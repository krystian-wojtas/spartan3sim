==> flow/design.v <==
`timescale 1ns / 1ps
module PS2 (
    input wire        clk,
    input wire        rst,
    input wire        wr_ps2,
    inout wire        ps2d,
    inout wire        ps2c,
    input wire [7:0]  cmd,
    output wire [7:0] data_out,
    output wire       received,
    output wire       sended
);
   reg [7:0] filter_reg;
   wire [7:0] filter_next;
   reg f_ps2c_reg;
   wire f_ps2c_next;
   wire fall_edge;
   always @(posedge clk, posedge rst)
   if (rst)
      begin
         filter_reg <= 0;
         f_ps2c_reg <= 0;
      end
   else
      begin
         filter_reg <= filter_next;
         f_ps2c_reg <= f_ps2c_next;
      end
   assign filter_next = {ps2c, filter_reg[7:1]};
   assign f_ps2c_next = (filter_reg==8'b11111111) ? 1'b1 :
                        (filter_reg==8'b00000000) ? 1'b0 :
                         f_ps2c_reg;
   assign fall_edge = f_ps2c_reg & ~f_ps2c_next;
   assign ps2c_neg = fall_edge;
   wire tx_idle;
   ps2_tx ps2_tx_unit
      (.clk(clk), .reset(rst), .wr_ps2(wr_ps2),
       .din(din), .ps2d(ps2d), .ps2c(ps2c),
       .tx_idle(tx_idle), .tx_done_tick(tx_done_tick));
   ps2_rx ps2_rx_unit
      (.clk(clk), .reset(rst), .rx_en(tx_idle),
       .ps2d(ps2d), .ps2c(ps2c),
       .rx_done_tick(rx_done_tick), .dout(dout));
endmodule
module ps2_rx
   (
    input wire clk, reset,
    input wire ps2d, ps2c, rx_en,
    output reg rx_done_tick,
    output wire [7:0] dout
   );
   localparam [1:0]
      idle = 2'b00,
      dps  = 2'b01,
      load = 2'b10;
   reg [1:0] state_reg, state_next;
   reg [7:0] filter_reg;
   wire [7:0] filter_next;
   reg f_ps2c_reg;
   wire f_ps2c_next;
   reg [3:0] n_reg, n_next;
   reg [10:0] b_reg, b_next;
   wire fall_edge;
   always @(posedge clk, posedge reset)
   if (reset)
      begin
         filter_reg <= 0;
         f_ps2c_reg <= 0;
      end
   else
      begin
         filter_reg <= filter_next;
         f_ps2c_reg <= f_ps2c_next;
      end
   assign filter_next = {ps2c, filter_reg[7:1]};
   assign f_ps2c_next = (filter_reg==8'b11111111) ? 1'b1 :
                        (filter_reg==8'b00000000) ? 1'b0 :
                         f_ps2c_reg;
   assign fall_edge = f_ps2c_reg & ~f_ps2c_next;
   always @(posedge clk, posedge reset)
      if (reset)
         begin
            state_reg <= idle;
            n_reg <= 0;
            b_reg <= 0;
         end
      else
         begin
            state_reg <= state_next;
            n_reg <= n_next;
            b_reg <= b_next;
         end
   always @*
   begin
      state_next = state_reg;
      rx_done_tick = 1'b0;
      n_next = n_reg;
      b_next = b_reg;
      case (state_reg)
         idle:
            if (fall_edge & rx_en)
               begin
                  b_next = {ps2d, b_reg[10:1]};
                  n_next = 4'b1001;
                  state_next = dps;
               end
         dps:  
            if (fall_edge)
               begin
                  b_next = {ps2d, b_reg[10:1]};
                  if (n_reg==0)
                     state_next = load;
                  else
                     n_next = n_reg - 1;
               end
         load:  
            begin
               state_next = idle;
               rx_done_tick = 1'b1;
            end
      endcase
   end
   assign dout = b_reg[8:1];  
endmodule
module ps2_tx
   (
    input wire clk, reset,
    input wire wr_ps2,
    input wire [7:0] din,
    inout wire ps2d, ps2c,
    output reg tx_idle, tx_done_tick
   );
   localparam [2:0]
      idle  = 3'b000,
      rts   = 3'b001,
      start = 3'b010,
      data  = 3'b011,
      stop  = 3'b100;
   reg [2:0] state_reg, state_next;
   reg [7:0] filter_reg;
   wire [7:0] filter_next;
   reg f_ps2c_reg;
   wire f_ps2c_next;
   reg [3:0] n_reg, n_next;
   reg [8:0] b_reg, b_next;
   reg [12:0] c_reg, c_next;
   wire par, fall_edge;
   reg ps2c_out, ps2d_out;
   reg tri_c, tri_d;
   always @(posedge clk, posedge reset)
   if (reset)
      begin
         filter_reg <= 0;
         f_ps2c_reg <= 0;
      end
   else
      begin
         filter_reg <= filter_next;
         f_ps2c_reg <= f_ps2c_next;
      end
   assign filter_next = {ps2c, filter_reg[7:1]};
   assign f_ps2c_next = (filter_reg==8'b11111111) ? 1'b1 :
                        (filter_reg==8'b00000000) ? 1'b0 :
                         f_ps2c_reg;
   assign fall_edge = f_ps2c_reg & ~f_ps2c_next;
   always @(posedge clk, posedge reset)
      if (reset)
         begin
            state_reg <= idle;
            c_reg <= 0;
            n_reg <= 0;
            b_reg <= 0;
         end
      else
         begin
            state_reg <= state_next;
            c_reg <= c_next;
            n_reg <= n_next;
            b_reg <= b_next;
         end
   assign par = ~(^din);
   always @*
   begin
      state_next = state_reg;
      c_next = c_reg;
      n_next = n_reg;
      b_next = b_reg;
      tx_done_tick = 1'b0;
      ps2c_out = 1'b1;
      ps2d_out = 1'b1;
      tri_c = 1'b0;
      tri_d = 1'b0;
      tx_idle = 1'b0;
      case (state_reg)
         idle:
            begin
               tx_idle = 1'b1;
               if (wr_ps2)
                  begin
                     b_next = {par, din};
                     c_next = 13'h1fff;  
                     state_next = rts;
                  end
            end
         rts:    
            begin
               ps2c_out = 1'b0;
               tri_c = 1'b1;
               c_next = c_reg - 1;
               if (c_reg==0)
                  state_next = start;
            end
         start:   
            begin
               ps2d_out = 1'b0;
               tri_d = 1'b1;
               if (fall_edge)
                  begin
                     n_next = 4'h8;
                     state_next = data;
                  end
            end
         data:    
            begin
               ps2d_out = b_reg[0];
               tri_d = 1'b1;
               if (fall_edge)
                  begin
                     b_next = {1'b0, b_reg[8:1]};
                     if (n_reg == 0)
                        state_next = stop;
                     else
                        n_next = n_reg - 1;
                  end
            end
         stop:    
            if (fall_edge)
               begin
                  state_next = idle;
                  tx_done_tick = 1'b1;
               end
      endcase
   end
   assign ps2c = (tri_c) ? ps2c_out : 1'bz;
   assign ps2d = (tri_d) ? ps2d_out : 1'bz;
endmodule
* Step by step through the tools: PS2
Tool output for the design above, in the order of the flow.
Lines are those of the file above, counted from 1.
Operators carry their Yosys type and port widths (W data, S select, Z words).
Library cell names are shortened.
A cell with n/a has no value.
- Top module :: PS2
- Clock port :: clk
- Standard-cell library :: sky130hd
- Library corner :: tt_025C_1v80

* Word-level counts
Yosys after proc, flatten, opt, wreduce and memory -nomap, before mapping. Memory bits, and registers merged into a memory's read port (data or address), are not among the register bits. Print and check cells are not counted.
- Add/sub/neg operators :: 2
- Eq/ne operators :: 12
- Multiplexer cells :: 24
- Bitwise operators :: 3
- Reductions and logical operators :: 14
** Operators with widths (count)
- $pmux W13 S2 :: 1
- $pmux W9 S2 :: 1
- $mux W9 :: 2
- $mux W3 :: 6
- $pmux W3 S5 :: 1
- $sub A13 B1 Y13 const B :: 1
- $logic_not A13 Y1 :: 1
- $mux W13 :: 1
- $mux W4 :: 3
- $ne A2 B1 Y1 const B :: 5
- $eq A8 B8 Y1 const B :: 1
- $logic_not A8 Y1 :: 1
- $reduce_xor A8 Y1 :: 1
- $pmux W4 S2 :: 1
- $reduce_and A7 Y1 :: 1
- $mux W1 :: 7
- $reduce_bool A2 Y1 :: 3
- $eq A3 B2 Y1 const B :: 2
- $reduce_bool A5 Y1 :: 1
- $ne A2 B2 Y1 const B :: 2
- $sub A4 B1 Y4 const B :: 1
- $logic_not A4 Y1 :: 1
- $reduce_and A4 Y1 :: 1
- $eq A3 B1 Y1 const B :: 1
- $eq A3 B3 Y1 const B :: 1
- $logic_not A3 Y1 :: 1
- $reduce_and A3 Y1 :: 1
- $not A1 Y1 :: 2
Other operator kinds: 4; their cells: 4.
- Register bits after elaboration :: 38
- Elaborated cells :: 61

* Longest topological paths
Yosys ltp: most cells in a row. Word level: on the elaborated netlist, between registers, memories and ports. Mapped: between sequential cells and ports; inverters and the memories' decode and read muxes count.
- Depth after elaboration :: 7
- ABC_AREA :: 0
- Depth in mapped cells :: 6
- Depth with buffers taken out :: 6

* Netlist
The flow's flattened synthesis, as Yosys stat reports it; memories are mapped. The netlist is that of the ABC_AREA named above (0 if unset); the other value can give another one.
The area totals of this step are shown rounded.
** Cells by type
- dfrtp_1 :: count 30, area in all 750.72 um^2
- buf_4 :: count 10, area in all 75.072 um^2
- nand2_1 :: count 20, area in all 75.072 um^2
- o21ai_0 :: count 9, area in all 45.043 um^2
- xor2_1 :: count 5, area in all 43.792 um^2
- ha_1 :: count 3, area in all 37.536 um^2
- inv_1 :: count 10, area in all 37.536 um^2
- nor4_2 :: count 3, area in all 37.536 um^2
- nand3_1 :: count 7, area in all 35.034 um^2
- nor2_1 :: count 8, area in all 30.029 um^2
- dfstp_2 :: count 1, area in all 26.275 um^2
- or4_4 :: count 2, area in all 22.522 um^2
- nand4_1 :: count 3, area in all 18.768 um^2
- a22o_1 :: count 2, area in all 17.517 um^2
- nand4b_1 :: count 2, area in all 17.517 um^2
- o41ai_1 :: count 2, area in all 17.517 um^2
- xnor2_1 :: count 2, area in all 17.517 um^2
- nor3b_1 :: count 2, area in all 15.014 um^2
Not listed: further types 23, cells in them 28.
- Cells in the netlist :: 149
- Cell area after synthesis :: 1500 um^2
- Flip-flop cells :: 31
- Buffers :: 14
By module: a second synthesis without flattening, with its own total; a netlist apart from the flattened one above.
- Cell total of the unflattened synthesis :: 207
- Area total of the unflattened synthesis :: 2000 um^2
Each row is one instance without its submodules.
** By module
- ps2_tx :: times used 1, cells 196, area 2000 um^2, sequential area 1000 um^2
- PS2 :: times used 1, cells 11, area 79 um^2, sequential area 0.0 um^2

* Timing after synthesis
Path of least setup slack by OpenSTA after synthesis, without wires, with an ideal clock, recovery checks aside; 20% of the period is set as input and as output delay. Where synthesis merged equal registers, the netlist keeps one of their names.
- Kind :: register -> register
- From :: register ps2_tx_unit.c_reg[0]
- To :: register ps2_tx_unit.c_reg[12]
- Period :: 1.8 ns
- Setup time :: 0.126 ns
- Launch time at the first pin :: 0.000 ns
- Arrival time :: 1.482 ns
- Setup slack :: 0.192 ns
- Delay of the path :: 1.608 ns
- Stages :: 7
- Buffers on the path :: 0
- Period reached after synthesis :: 1.608 ns
"delay of the path" = arrival - input delay + setup time.
"stages": output pins that drive a net of the path, with the launching flip-flop's if there is one; two outputs of one cell count as two.
"period reached after synthesis" is the clock period less the worst setup slack; recovery checks do not enter. This is arithmetic on one report: input and output delays are still those of the set period (20% each).
Between the ends stands the longest chain of elaborated cells between them, by number of cells; it is not shown to be the way that was timed. Of several equally long chains one is given.
Each line given opens the expression or statement behind the cell; cells for indexed reads and writes are added by Yosys, which also makes memories of some case tables.
- Path through :: dfrtp_1 -> inv_1 -> ha_1 -> nor3b_1 -> nand2_1 -> and4bb_2 -> nor2_1
- Length of the longest elaborated chain :: 2
** RTL lines, path after synthesis
- from (decl) :: line 146 : reg [12:0] c_reg, c_next;
- from (assign) :: line 170 : c_reg <= 0;
- from (assign) :: line 177 : c_reg <= c_next;
- $sub A13 B1 Y13 :: line 209 : c_next = c_reg - 1;
- $pmux W13 S2 :: line 194 : case (state_reg)
- to (assign) :: line 170
- to (assign) :: line 177
- to (decl) :: line 146

* Timing after layout
From the final timing report of stored run 1: the path of least setup slack in the routed layout; clock arrival at registers is part of the times.
- Kind :: register -> register
- From :: register ps2_tx_unit.c_reg[0]
- To :: register ps2_tx_unit.c_reg[12]
- Period :: 2.74 ns
- Setup time :: 0.11 ns
- Launch time at the first pin :: 0.33 ns
- Arrival time :: 2.15 ns
- Setup slack :: 0.83 ns
- Stages :: 7
- Buffers on the path :: 0
Between the ends stands the longest chain of elaborated cells between them, by number of cells; it is not shown to be the way that was timed. Of several equally long chains one is given.
- Path through :: dfrtp_1 -> inv_1 -> ha_1 -> nor3b_1 -> nand2_1 -> and4bb_2 -> nor2_1
- Length of the longest elaborated chain :: 2
** RTL lines, path post-layout
- from (decl) :: line 146 : reg [12:0] c_reg, c_next;
- from (assign) :: line 170 : c_reg <= 0;
- from (assign) :: line 177 : c_reg <= c_next;
- $sub A13 B1 Y13 :: line 209 : c_next = c_reg - 1;
- $pmux W13 S2 :: line 194 : case (state_reg)
- to (assign) :: line 170
- to (assign) :: line 177
- to (decl) :: line 146

Design PS2 on sky130hd. What follows are 2 stored runs of the flow, each under its own settings; their order means nothing. The constraints put input and output delay at 20% of the set period each and load the outputs with 0.01 pF.
"period reached" = clock period - worst setup slack. The figure is calculated, with input and output delays left at 20% of the set period.
By "time used up by the worst setup path" is meant the share of the clock period that the worst setup path is allowed (20% is reserved at inputs, 20% at outputs), minus its slack. Clock arrival times at its registers enter into it.
By "total power after layout" is meant OpenSTA's value without simulated activity: inputs other than the clock are taken to toggle once in ten clock periods, and the tool carries that through the logic.
Values from the reports are rounded here.

** Stored run 1
- Settings :: period_ns=2.74; CORE_UTILIZATION=53; SETUP_SLACK_MARGIN=0.37; PLACE_DENSITY_LB_ADDON=0.2; CORE_MARGIN=4; GPL_TIMING_DRIVEN=0; CAP_MARGIN=10; MIN_ROUTING_LAYER=met2; SLEW_MARGIN=20
- Total power after layout :: 1,200 µW
- Cell area after synthesis :: 1,500 um^2
- Time used up by the worst setup path :: 1.91 ns
- Kind of the worst setup path :: register -> register
- Die area :: 3,800 um^2
- Worst hold slack in the final report :: 0.22 ns
- Setup total negative slack :: 0.000 ns
- Setup slack of the worst path :: 0.83 ns
- Utilization :: 61%
- Period reached :: 1.909 ns

** Stored run 2
- Settings :: period_ns=1.99; CORE_UTILIZATION=36; PLACE_DENSITY_LB_ADDON=0.07; CORE_ASPECT_RATIO=0.53; CORE_MARGIN=6; CELL_PAD_IN_SITES_GLOBAL_PLACEMENT=2; TNS_END_PERCENT=10; ABC_AREA=1; GPL_TIMING_DRIVEN=0; CAP_MARGIN=10; MIN_ROUTING_LAYER=met1; SLEW_MARGIN=20
- Setup slack of the worst path :: 0.36 ns
- Period reached :: 1.628 ns
- Setup total negative slack :: 0.000 ns
- Worst hold slack in the final report :: 0.15 ns
- Total power after layout :: 2,000 µW
- Utilization :: 44%
- Cell area after synthesis :: 1,500 um^2
- Die area :: 6,000 um^2
- Time used up by the worst setup path :: 1.63 ns
- Kind of the worst setup path :: register -> register
