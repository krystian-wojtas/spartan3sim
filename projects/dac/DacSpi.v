==> flow/design.v <==
module DacSpi (
   input RST,
   input CLK50MHZ,
   output SPI_SCK,
   output DAC_CLR,
   output DAC_CS,
   output SPI_MOSI,
   input	DAC_OUT,
   input [11:0] data,
   input [3:0] address,
   input [3:0] command,
   output [31:0] dac_datareceived,
   input dactrig,
   output dacdone
);
   localparam WIDTH=32;
   wire tick_neg;
   wire spi_sck;
   ModClk #(
      .DIV(6)
   ) ModClk_(
      .CLK50MHZ(CLK50MHZ),
      .rst(dactrig),
      .clk_hf(spi_sck),  
      .neg_trig(tick_neg)
   );
   wire [WIDTH-1:0] dacdatatosend = {8'h80, command, address, data, 4'h1};
   Spi #(
      .WIDTH(WIDTH)
   ) Spi_ (
      .CLKB(CLK50MHZ),
      .RST(RST),
      .spi_cs(DAC_CS),
      .spi_mosi(SPI_MOSI),
      .spi_miso(DAC_OUT),
      .data_in(dacdatatosend),
      .data_out(dac_datareceived),
      .trig(dactrig),
      .ready(dacdone),
      .clk(CLK50MHZ),
      .tick(tick_neg)
   );
   assign SPI_SCK = (~dacdone) ? spi_sck : 1'b0;
   assign DAC_CLR = ~RST;
endmodule
module Counter #(
        parameter MAX=4,
        parameter K=1,
        parameter DELAY=0,
        parameter WIDTH=32
) (
        input         CLKB,
        input         en,   
        input         rst,  
        input         sig,  
        output reg [WIDTH-1:0] cnt = {WIDTH{1'b0}},
        output        full  
);
   always @(posedge CLKB)
      if(rst)
         cnt <= 0;
      else if(en & sig)
         if(cnt < MAX)
            cnt <= cnt + K;
         else
            cnt <= DELAY;
   assign full = (cnt == MAX);
endmodule
module ModClk #(
	parameter DIV=2
) (
	input CLK50MHZ,
	input rst,
	output clk_hf,  
	output neg_trig,
	output pos_trig
);
function integer log2;
   input integer value;
   begin
      value = value-1;
      for (log2=0; value>0; log2=log2+1)
        value = value>>1;
   end
endfunction
   localparam WIDTH = log2(DIV);
   wire [WIDTH-1:0] cnt;
   Counter #(
      .MAX(DIV-1),
      .WIDTH(WIDTH)
   ) counter_ (
      .CLKB(CLK50MHZ),
      .en(1'b1),
      .sig(1'b1),
      .rst(rst),
      .cnt(cnt)
   );
   assign clk_hf = (cnt > (DIV-1)/2);
   assign neg_trig = (cnt == (DIV-1)%DIV);
   assign pos_trig= (cnt == (DIV-1)/2);
endmodule
module Serial  #(
   parameter WIDTH=32
) (
   input RST,
   input CLKB,
   input rx,
   output tx,
   input [WIDTH-1:0] data_in,
   output [WIDTH-1:0] data_out,
   input trig,
   output reg ready = 1'b1,
   input tick
);
   wire sent_all_bits;
   Counter #(
      .MAX(WIDTH-1)
   ) Counter_bits (
      .CLKB(CLKB),
      .en(1'b1),    
      .rst(ready),  
      .sig(tick),   
      .full(sent_all_bits)  
   );
   Shiftreg #(
      .WIDTH(WIDTH)
   ) Shiftreg_ (
      .CLKB(CLKB),
      .en(~ready),
      .set(trig),  
      .tick(tick),
      .rx(rx),
      .tx(tx),
      .data_in(data_in),
      .data_out(data_out)
   );
   always @(posedge CLKB)
   if(RST)
      ready <= 1'b1;
   else if(sent_all_bits && tick)
      ready <= 1'b1;
   else if(trig)
      ready <= 1'b0;
endmodule
module Shiftreg #(
   parameter WIDTH=8
) (
   input  CLKB,
   input  en,
   input  set,   
   input  tick,  
   input  rx,
   output tx,
   input  [WIDTH-1:0] data_in,
   output [WIDTH-1:0] data_out
);
   reg [WIDTH-1:0] shiftreg = {WIDTH{1'b0}};
   always @(posedge CLKB) begin
      if(set)
         shiftreg <= data_in;
      else if(en & tick)
	 shiftreg <= { shiftreg[WIDTH-2:0], rx };
   end
   assign tx = shiftreg[WIDTH-1];
   assign data_out = shiftreg;
endmodule
module Spi #(
   parameter WIDTH=32
) (
   input RST,
   input CLKB,
   output spi_sck,
   output spi_cs,
   input spi_miso,
   output spi_mosi,
   input [WIDTH-1:0] data_in,
   output [WIDTH-1:0] data_out,
   input trig,
   output ready,
   input clk,
   input tick
);
   wire ready_;
   assign ready = ready_;
   Serial #(
      .WIDTH(WIDTH)
   ) Serial_ (
      .CLKB(CLKB),
      .RST(RST),
      .rx(spi_miso),
      .tx(spi_mosi),
      .data_in(data_in),
      .data_out(data_out),
      .trig(trig),
      .ready(ready_),
      .tick(tick)
   );
   assign spi_cs = ready_;
   assign spi_sck = (~ready_) ? clk : 1'b0;
endmodule
# Step by step through the tools: DacSpi

The steps from the RTL of DacSpi to its reports follow in flow order.
Lines are those of the file above, counted from 1.
Operators: Yosys type, input widths -> output width; for muxes data width and select width s.
Library cell names are shortened.
The mark - stands for no value.

Design top: DacSpi
Clock: CLK50MHZ
Library: sky130hd
Library corner: tt_025C_1v80

# After elaboration

Counts by Yosys on the flattened word-level netlist (proc, flatten, opt, wreduce; memories kept). Register bits leave out memories and registers merged into their read ports (data or address). Print and check cells are left out. Cells with the same type and inputs are merged into one.

Add/subtract/negate cells: 2
$mul: 0
Divide/modulo/power cells: 0
Order comparisons: 3
Equal/unequal tests: 2
Shifts and indexed selects: 0
Mux-type cells: 4
Bitwise gates (word level): 4
Reductions and logical operators: 4

Operators with widths:

| kind                  | number |
| $mux 32               | 2 |
| $add 32x1->32 const B | 1 |
| $lt 32x5->1 const B   | 1 |
| $eq 32x5->1 const B   | 1 |
| $mux 24               | 1 |
| $reduce_or 2->1       | 2 |
| $not 1->1             | 3 |
| $add 3x1->3 const B   | 1 |
| $gt 3x2->1 const B    | 1 |
| $lt 3x3->1 const B    | 1 |
| $eq 3x3->1 const B    | 1 |
| $reduce_bool 2->1     | 1 |
| $and 1x1->1           | 1 |
| $logic_and 1x1->1     | 1 |
| $mux 1                | 1 |

Register bits: 68
Latch bits: 0
Memory bits (writable): 0
ROM bits: 0
Word width x clocked read ports: 0
Memories kept: 0
Bits of input ports: 24
Output and inout port bits: 37

# Longest topological paths

Longest topological path by Yosys (ltp), each cell counted once; first at word level (registers and memories cut), then after technology mapping (sequential cells cut; the memories' decode and read muxes count).

Depth after elaboration: 4
ABC_AREA: 0
Mapped depth: 8
Mapped depth without buffers: 6

# After synthesis

Source: synth_stat.txt of the flow (Yosys; design flattened, memories mapped). It holds for the ABC_AREA given above (unset counts as 0); a run with the other value may have another netlist.
The area totals of this step are shown rounded.

Standard cells after synthesis: 345
Synthesis area: 3,100 µm²
Sequential part of the area: 1,600 µm²
Flip-flop cells: 68

Cell types:

| cell type | number | area in all (µm²) |
| dfxtp_1   | 48     | 960.922 |
| edfxtp_1  | 20     | 600.576 |
| nand2_1   | 76     | 285.274 |
| nor3_1    | 35     | 175.168 |
| o21ai_0   | 21     | 105.101 |
| nor4_1    | 13     | 81.328 |
| xnor2_1   | 9      | 78.826 |
| a21oi_1   | 14     | 70.067 |
| a31oi_1   | 9      | 56.304 |
| nand4_1   | 9      | 56.304 |
| clkbuf_1  | 14     | 52.55 |
| ha_1      | 4      | 50.048 |
| inv_1     | 13     | 48.797 |
| nor2_1    | 13     | 48.797 |
| a211oi_1  | 6      | 45.043 |
| nand3_1   | 7      | 35.034 |
| and4_1    | 3      | 26.275 |
| buf_6     | 2      | 22.522 |

Other cell types: 20; their cells: 29.
By module: a second synthesis without flattening, with its own total; a netlist apart from the flattened one above.

Cell total of the unflattened synthesis: 285
Area total of the unflattened synthesis: 3,400 µm²

Each row is one instance without its submodules.

By module:

| module               | times used | cells | area (µm²) | sequential area (µm²) |
| Counter #(MAX=31)    | 1          | 181   | 1,600      | 640 |
| Shiftreg #(WIDTH=32) | 1          | 70    | 1,500      | 960 |
| Counter              | 1          | 19    | 170        | 60 |
| Serial #(WIDTH=32)   | 1          | 5     | 41         | 20 |
| ModClk #(DIV=6)      | 1          | 4     | 34         | 0.0 |
| DacSpi               | 1          | 4     | 25         | 0.0 |
| Spi #(WIDTH=32)      | 1          | 2     | 21         | 0.0 |

# Timing after synthesis

Source: OpenSTA report_checks on the synthesized netlist (no wires, ideal clock, input and output delay 20% of the period each), path of least setup slack; recovery checks are left aside. Register names are those of the netlist, which keeps one name where synthesis merged equal registers.

Path type: reg-to-reg
Start: register ModClk_.counter_.cnt[1]
End: register Spi_.Serial_.Shiftreg_.shiftreg[10]
Clock period: 2.46 ns
Library setup time: 0.394 ns
Arrival: 1.800 ns
Required time: 2.066 ns
Path slack: 0.265 ns
Path delay: 2.194 ns
Stages: 8
Path buffers: 2
Synthesis period reached: 2.195 ns

"path delay" = arrival - input delay + setup time.
"stages" counts driving pins, that of a launching flip-flop among them; a cell with two outputs on the path counts twice.
"synthesis period reached" is the clock period less the worst setup slack; recovery checks do not enter. This is arithmetic on one report: input and output delays are still those of the set period (20% each).
The rows between start and end are the longest chain of elaborated cells between them; the timing report does not say that the signal goes this way. Where chains are equally long, one stands for them.
Each line given opens the expression or statement behind the cell; cells for indexed reads and writes are added by Yosys, which also makes memories of some case tables.
At most two assigning lines are given for a register; there are more.
The path ends at the enable pin of a flip-flop; only ways to that pin are counted.

Path through: dfxtp_1 -> inv_1 -> ha_1 -> and2_1 -> clkbuf_1 -> nand2b_1 -> clkbuf_1 -> nand2_1
Length of the longest elaborated chain: 3

Ends and longest elaborated chain, after synthesis:

| what               | RTL line | text |
| start: declaration | 56       | `output reg [WIDTH-1:0] cnt = {WIDTH{1'b0}},` |
| start: assignment  | 61       | `cnt <= 0;` |
| start: assignment  | 64       | `cnt <= cnt + K;` |
| $eq 3x3->1         | 99       | `assign neg_trig = (cnt == (DIV-1)%DIV);` |
| $and 1x1->1        | 161      | `else if(en & tick)` |
| $reduce_bool 2->1  | -        |  |
| end: assignment    | 160      | `shiftreg <= data_in;` |
| end: assignment    | 162      | `shiftreg <= { shiftreg[WIDTH-2:0], rx };` |
| end: declaration   | 157      | `reg [WIDTH-1:0] shiftreg = {WIDTH{1'b0}};` |

# Worst path after layout

From the final timing report of flow run A: the path of least setup slack in the routed layout; clock arrival at registers is part of the times.

Path type: reg-to-reg
Start: register Spi_.Serial_.Counter_bits.cnt[15]
End: register Spi_.Serial_.Counter_bits.cnt[22]
Clock period: 1.44 ns
Library setup time: 0.07 ns
Arrival: 2.01 ns
Required time: 1.70 ns
Path slack: -0.31 ns
Stages: 7
Path buffers: 2

The rows between start and end are the longest chain of elaborated cells between them; the timing report does not say that the signal goes this way. Where chains are equally long, one stands for them.
At most two assigning lines are given for a register; there are more.

Path through: dfxtp_2 -> nor4_2 -> buf_4 -> nand4_1 -> buf_4 -> o41a_4 -> a211oi_2
Length of the longest elaborated chain: 2

Ends and longest elaborated chain, post-layout:

| what               | RTL line | text |
| start: declaration | 56       | `output reg [WIDTH-1:0] cnt = {WIDTH{1'b0}},` |
| start: assignment  | 61       | `cnt <= 0;` |
| start: assignment  | 64       | `cnt <= cnt + K;` |
| $add 32x1->32      | 64       |  |
| $mux 32            | 63       | `if(cnt < MAX)` |
| end: assignment    | 61       |  |
| end: assignment    | 64       |  |
| end: declaration   | 56       |  |

Lab notebook: DacSpi

Record of 2 stored runs of the RTL-to-layout flow on DacSpi, platform sky130hd. The runs are unordered. Constraints: input delay and output delay 20% of the set period each, output load 0.01 pF.
"clock period achieved" = clock period - worst setup slack. The figure is calculated, with input and output delays left at 20% of the set period.
By "time of the worst setup path" is meant the share of the clock period that the worst setup path is allowed (20% is reserved at inputs, 20% at outputs), minus its slack. Clock arrival times at its registers enter into it.
"power" rests on the timing tool's default activity at the inputs, not on a simulated workload.
The results are shown rounded.
Settings: . = not set for that run.
A result given as . is not shown for that run.

| setting or result                         | flow run A | flow run B |
| period_ns                                 | 1.44       | 3.51       |
| CAP_MARGIN                                | 20         | 20         |
| CORE_MARGIN                               | 2          | 5          |
| CORE_UTILIZATION                          | 40         | 70         |
| SLEW_MARGIN                               | 20         | 20         |
| CORE_ASPECT_RATIO                         | .          | 0.85       |
| CELL_PAD_IN_SITES_GLOBAL_PLACEMENT        | .          | 3          |
| CELL_PAD_IN_SITES_DETAIL_PLACEMENT        | .          | 2          |
| GPL_TIMING_DRIVEN                         | .          | 0          |
| GPL_ROUTABILITY_DRIVEN                    | .          | 1          |
| CTS_CLUSTER_SIZE                          | .          | 23         |
| power (W)                                 | 0.0038     | .          |
| worst hold slack (ns)                     | 0.48       | .          |
| clock period achieved (ns)                | 1.750      | .          |
| total negative slack on setup checks (ns) | -8.7       | .          |
| lowest setup slack (ns)                   | -0.31      | .          |
| overall die area (µm²)                    | 8,400      | .          |
| utilization (%)                           | 69         | .          |
| time of the worst setup path (ns)         | 1.75       | .          |
| worst setup path type                     | reg-to-reg | .          |
| std-cell area (final layout) (µm²)        | 5,100      | .          |
| cell area after synthesis (µm²)           | 3,100      | .          |

Flow run B: no final report: placement broke off with GPL-0301
