==> flow/design.v <==
module Counter #(
        parameter MAX=4,
        parameter K=1,
        parameter DELAY=0,
        parameter WIDTH=32
) (
        input         CLKB,
        input         en,   
        input         rst,  
        input         sig,  
        output reg [WIDTH-1:0] cnt = {WIDTH{1'b0}},
        output        full  
);
   always @(posedge CLKB)
      if(rst)
         cnt <= 0;
      else if(en & sig)
         if(cnt < MAX)
            cnt <= cnt + K;
         else
            cnt <= DELAY;
   assign full = (cnt == MAX);
endmodule
module Sync
#(
   parameter H_S  = 2*800,
   parameter H_FP = 2*16,
   parameter H_PW = 2*96,
   parameter H_BP = 2*48,
   parameter V_S  = 521,
   parameter V_PW = 2,
   parameter V_FP = 10,
   parameter V_BP = 29
) (
   input         CLK50MHZ,
   input         RST,
   output        VGA_HSYNC,
   output        VGA_VSYNC,
   output [10:0] x,
   output [10:0] y,
   output        displaying
);
        wire [10:0] i;
        wire        h;
        Counter #(
                .MAX(H_S)
        ) Counter_h (
                .CLKB(CLK50MHZ),
                .en(1'b1),
                .rst(RST),
                .sig(1'b1),  
                .cnt(i),
                .full(h)
        );
        wire [9:0] j;
        Counter #(
                .MAX(V_S)
        ) Counter_v (
                .CLKB(CLK50MHZ),
                .en(1'b1),
                .rst(RST),
                .sig(h),  
                .cnt(j)
        );
        assign displaying = (
            i >= H_PW + H_BP &&
            i <  H_S  - H_FP &&
            j >= V_PW + V_BP &&
            j <= V_S  - V_FP
        );
        assign VGA_HSYNC = (i >  H_PW);
        assign VGA_VSYNC = (j >= V_PW);
        assign x = i - H_PW - H_BP;
        assign y = j - V_PW - V_BP;
endmodule
# Step by step through the tools: Sync
# The steps from the RTL of Sync to its reports follow in flow order.
# Lines are those of the file above, counted from 1.
# Operators carry their Yosys type and port widths (W data, S select, Z words).
# Library cell names are shortened.
# A cell with - has no value.
# design
design	Sync
clk_port	CLK50MHZ
library	sky130hd
lib_corner	tt_025C_1v80

# Elaborated design
# Yosys after proc, flatten, opt, wreduce and memory -nomap, before mapping. Enables and synchronous resets that opt folds into registers are not counted as muxes. Memory bits, and registers merged into a memory's read port (data or address), are not among the register bits. Print and check cells are not counted. Equal cells are merged and count once.
# bits
regBits	64
inputBits	2
wordCells	23
out_inout_bits	25
# op_classes
compare	8
add_sub_neg	6
reduce_and_logical	4
n_mux	1
eq_ne	1
n_logic	1
# op_table
cell	n
$add A32 B1 Y32 const B	2
$lt A32 B10 Y1 const B	1
$lt A32 B11 Y1 const B	1
$eq A32 B11 Y1 const B	1
$mux W32	1
$sub A11 B8 Y11 const B	2
$sub A10 B2 Y11 const B	1
$lt A11 B11 Y1 const B	1
$sub A11 B6 Y11 const B	1
$gt A11 B8 Y1 const B	1
$ge A11 B9 Y1 const B	1
$ge A10 B2 Y1 const B	1
$ge A10 B5 Y1 const B	1
$le A10 B9 Y1 const B	1
$logic_and A1 B1 Y1	3
$reduce_or A2 Y1	1
$not A1 Y1	1

# Longest topological paths
# Yosys ltp: most cells in a row. Word level: on the elaborated netlist, between registers, memories and ports. Mapped: between sequential cells and ports; inverters and the memories' decode and read muxes count.
# depth
depth_word	4
ABC_AREA	1
depth_mapped	12
mapped_depth_nobuf	10

# Synthesis result
# Source: synth_stat.txt of the flow (Yosys; design flattened, memories mapped). It holds for the ABC_AREA given above (unset counts as 0); a run with the other value may have another netlist.
# Totals and module areas in this step are rounded.
# synth_totals
buffers	16
cells	397
seqArea_um2	1281
mapped_area_um2	2861
flip_flops	64
# types
cell	n	area_total_um2
dfxtp_1	64	1.28E+03
nor2_1	100	375.36
nand2_1	85	319.056
inv_1	31	116.362
xor2_1	12	105.101
ha_1	8	100.096
nand3_1	18	90.086
nand2_2	10	62.56
a21oi_1	11	55.053
buf_4	6	45.043
nand4_1	7	43.792
nor3_1	8	40.038
inv_2	7	26.275
nor2_2	4	25.024
buf_6	2	22.522
nor3b_1	3	22.522
buf_2	4	20.019
nor2_8	1	20.019
# Not listed: further types 9, cells in them 16.

# Timing after synthesis
# Path of least setup slack by OpenSTA after synthesis, without wires, with an ideal clock, recovery checks aside; 20% of the period is set as input and as output delay. Where synthesis merged equal registers, the netlist keeps one of their names.
# synth_path
kind	register -> output
start	reg Counter_v.cnt[1]
end	out displaying
required_time_ns	2.360
driving_pins	8
arrival_ns	1.435
slack_ns	0.925
output_delay_ns	0.590
path_buffers	0
tclk_ns	2.95
launch_ns	0.000
delay_ns	1.435
period_less_setup_slack_ns	2.025
# "delay_ns" is the arrival time less input delay plus setup time.
# At an output port there is no setup time.
# "driving_pins": output pins that drive a net of the path, with the launching flip-flop's if there is one; two outputs of one cell count as two.
# "period_less_setup_slack_ns" is the clock period less the worst setup slack; recovery checks do not enter. This is arithmetic on one report: input and output delays are still those of the set period (20% each).
# Between the ends stands the longest chain of elaborated cells between them, by number of cells; it is not shown to be the way that was timed. Of several equally long chains one is given.
# A line is the first line of the expression or statement that the cell stems from. Yosys adds cells for indexed reads and writes and turns some case tables into memories.
# A register here has more assigning lines than the two given.
# synth_between
cell_sequence	dfxtp_1 > ha_1 > nand2_1 > nor2_1 > nand2_1 > nand2_1 > nor4_1 > nor3_1
elab_chain_len	3
cone_cells	4
lines_between	3
cone_classes	2 x compare; 2 x reduce/logical
# synth_lines
item	line_no	text
start, declared	11	output reg [WIDTH-1:0] cnt = {WIDTH{1'b0}},
start, assigned	16	cnt <= 0;
start, assigned	19	cnt <= cnt + K;
$ge A10 B5 Y1	68	j >= V_PW + V_BP &&
$logic_and A1 B1 Y1 (2 in a row)	66	i >= H_PW + H_BP &&
end, declared	41	output        displaying
# Some nets on the timed path still bear RTL names; the line given drives or declares the net.
# synth_nets
net	line_no	text
y[10]	74	assign y = j - V_PW - V_BP;

# Timing after layout
# Path of least setup slack in the final report of job 1 (OpenROAD, finished layout, wires in). Where an end is a register, its clock arrival counts in the times.
# layout_path
kind	register -> output
start	reg Counter_v.cnt[0]
end	out y[10]
launch_ns	0.32
tclk_ns	3.01
arrival_ns	2.15
driving_pins	9
path_buffers	2
required_time_ns	2.41
slack_ns	0.26
output_delay_ns	0.60
# Between the ends stands the longest chain of elaborated cells between them, by number of cells; it is not shown to be the way that was timed. Of several equally long chains one is given.
# A register here has more assigning lines than the two given.
# layout_between
cell_sequence	dfxtp_1 > ha_1 > nand2_1 > nor2_2 > nand2_1 > nand2_1 > nor4_1 > buf_4 > clkdlybuf4s50_1
elab_chain_len	2
cone_cells	2
lines_between	1
cone_classes	2 x add/sub
# layout_lines
item	line_no	text
start, declared	11	output reg [WIDTH-1:0] cnt = {WIDTH{1'b0}},
start, assigned	16	cnt <= 0;
start, assigned	19	cnt <= cnt + K;
$sub A10 B2 Y11	74	assign y = j - V_PW - V_BP;
$sub A11 B6 Y11	74
end, declared	40	output [10:0] y,

Measured results for Sync: 2 stored runs of the Yosys and OpenROAD flow on sky130hd. The settings differ; the order carries no meaning. The constraints put input and output delay at 20% of the set period each and load the outputs with 0.01 pF.
"period_reached_ns" means the clock period less the worst setup slack. The figure is calculated, with input and output delays left at 20% of the set period.
"worst_path_time_ns" means the part of the period allowed to the worst setup path (the constraints hold back 20% at inputs and 20% at outputs) less its slack; where the path has registers, the arrival times of their clocks count too.
"power_uw" rests on the timing tool's default activity at the inputs, not on a simulated workload.
The results are shown rounded.

Job 1, flow files:
==> flow/run.sh <==
#!/bin/bash
# the make line also repeats the synthesis and layout settings of config.mk as NAME=value (left out here)
make -C /OpenROAD-flow-scripts/flow DESIGN_CONFIG=/design/flow/config.mk WORK_HOME=/design/flow/orfs CLKGATE_MAP_FILE= finish
==> flow/config.mk <==
export PLATFORM = sky130hd
export DESIGN_NAME = Sync
export DESIGN_NICKNAME = Sync
export VERILOG_FILES = /design/flow/design.v
export SDC_FILE = /design/flow/constraint.sdc
export NUM_CORES = 4
export LEC_CHECK = 0
export ABC_AREA = 1
export CAP_MARGIN = 10
export CELL_PAD_IN_SITES_GLOBAL_PLACEMENT = 0
export CORE_ASPECT_RATIO = 1.42
export CORE_MARGIN = 5
export CORE_UTILIZATION = 17
export MAX_ROUTING_LAYER = met5
export SLEW_MARGIN = 20
==> flow/constraint.sdc <==
create_clock -name core_clock -period 3.01 [get_ports {CLK50MHZ}]
set_input_delay 0.6020 -clock core_clock [delete_from_list [all_inputs] [get_ports {CLK50MHZ}]]
set_output_delay 0.6020 -clock core_clock [all_outputs]
set_load 0.01 [all_outputs]

==> results of job 1, as CSV <==
result,value
power_uw,2100
ys_area_um2,2861
die_footprint_um2,19570
post_route_util_frac,0.225
worst_path_time_ns,2.15
path_kind,"register -> output"
ws_hold_ns,0.435
stdcell_area_um2,3724
period_reached_ns,2.754
ws_setup_ns,0.256
tns_setup_ns,0.000

Job 2, flow files:
==> flow/run.sh <==
#!/bin/bash
# the make line also repeats the synthesis and layout settings of config.mk as NAME=value (left out here)
make -C /OpenROAD-flow-scripts/flow DESIGN_CONFIG=/design/flow/config.mk WORK_HOME=/design/flow/orfs CLKGATE_MAP_FILE= finish
==> flow/config.mk <==
export PLATFORM = sky130hd
export DESIGN_NAME = Sync
export DESIGN_NICKNAME = Sync
export VERILOG_FILES = /design/flow/design.v
export SDC_FILE = /design/flow/constraint.sdc
export NUM_CORES = 4
export LEC_CHECK = 0
export CAP_MARGIN = 20
export CELL_PAD_IN_SITES_DETAIL_PLACEMENT = 0
export CELL_PAD_IN_SITES_GLOBAL_PLACEMENT = 3
export CORE_ASPECT_RATIO = 1.05
export CORE_MARGIN = 2
export CORE_UTILIZATION = 43
export HOLD_SLACK_MARGIN = -0.09
export MAX_ROUTING_LAYER = met4
export PLACE_DENSITY = 0.58
export SLEW_MARGIN = 5
==> flow/constraint.sdc <==
create_clock -name core_clock -period 2.74 [get_ports {CLK50MHZ}]
set_input_delay 0.5480 -clock core_clock [delete_from_list [all_inputs] [get_ports {CLK50MHZ}]]
set_output_delay 0.5480 -clock core_clock [all_outputs]
set_load 0.01 [all_outputs]

==> results of job 2, as CSV <==
result,value
power_uw,1807
ys_area_um2,2804
die_footprint_um2,7183
post_route_util_frac,0.534
worst_path_time_ns,2.08
path_kind,"register -> output"
ws_hold_ns,0.490
stdcell_area_um2,3406
period_reached_ns,2.633
ws_setup_ns,0.107
tns_setup_ns,0.000
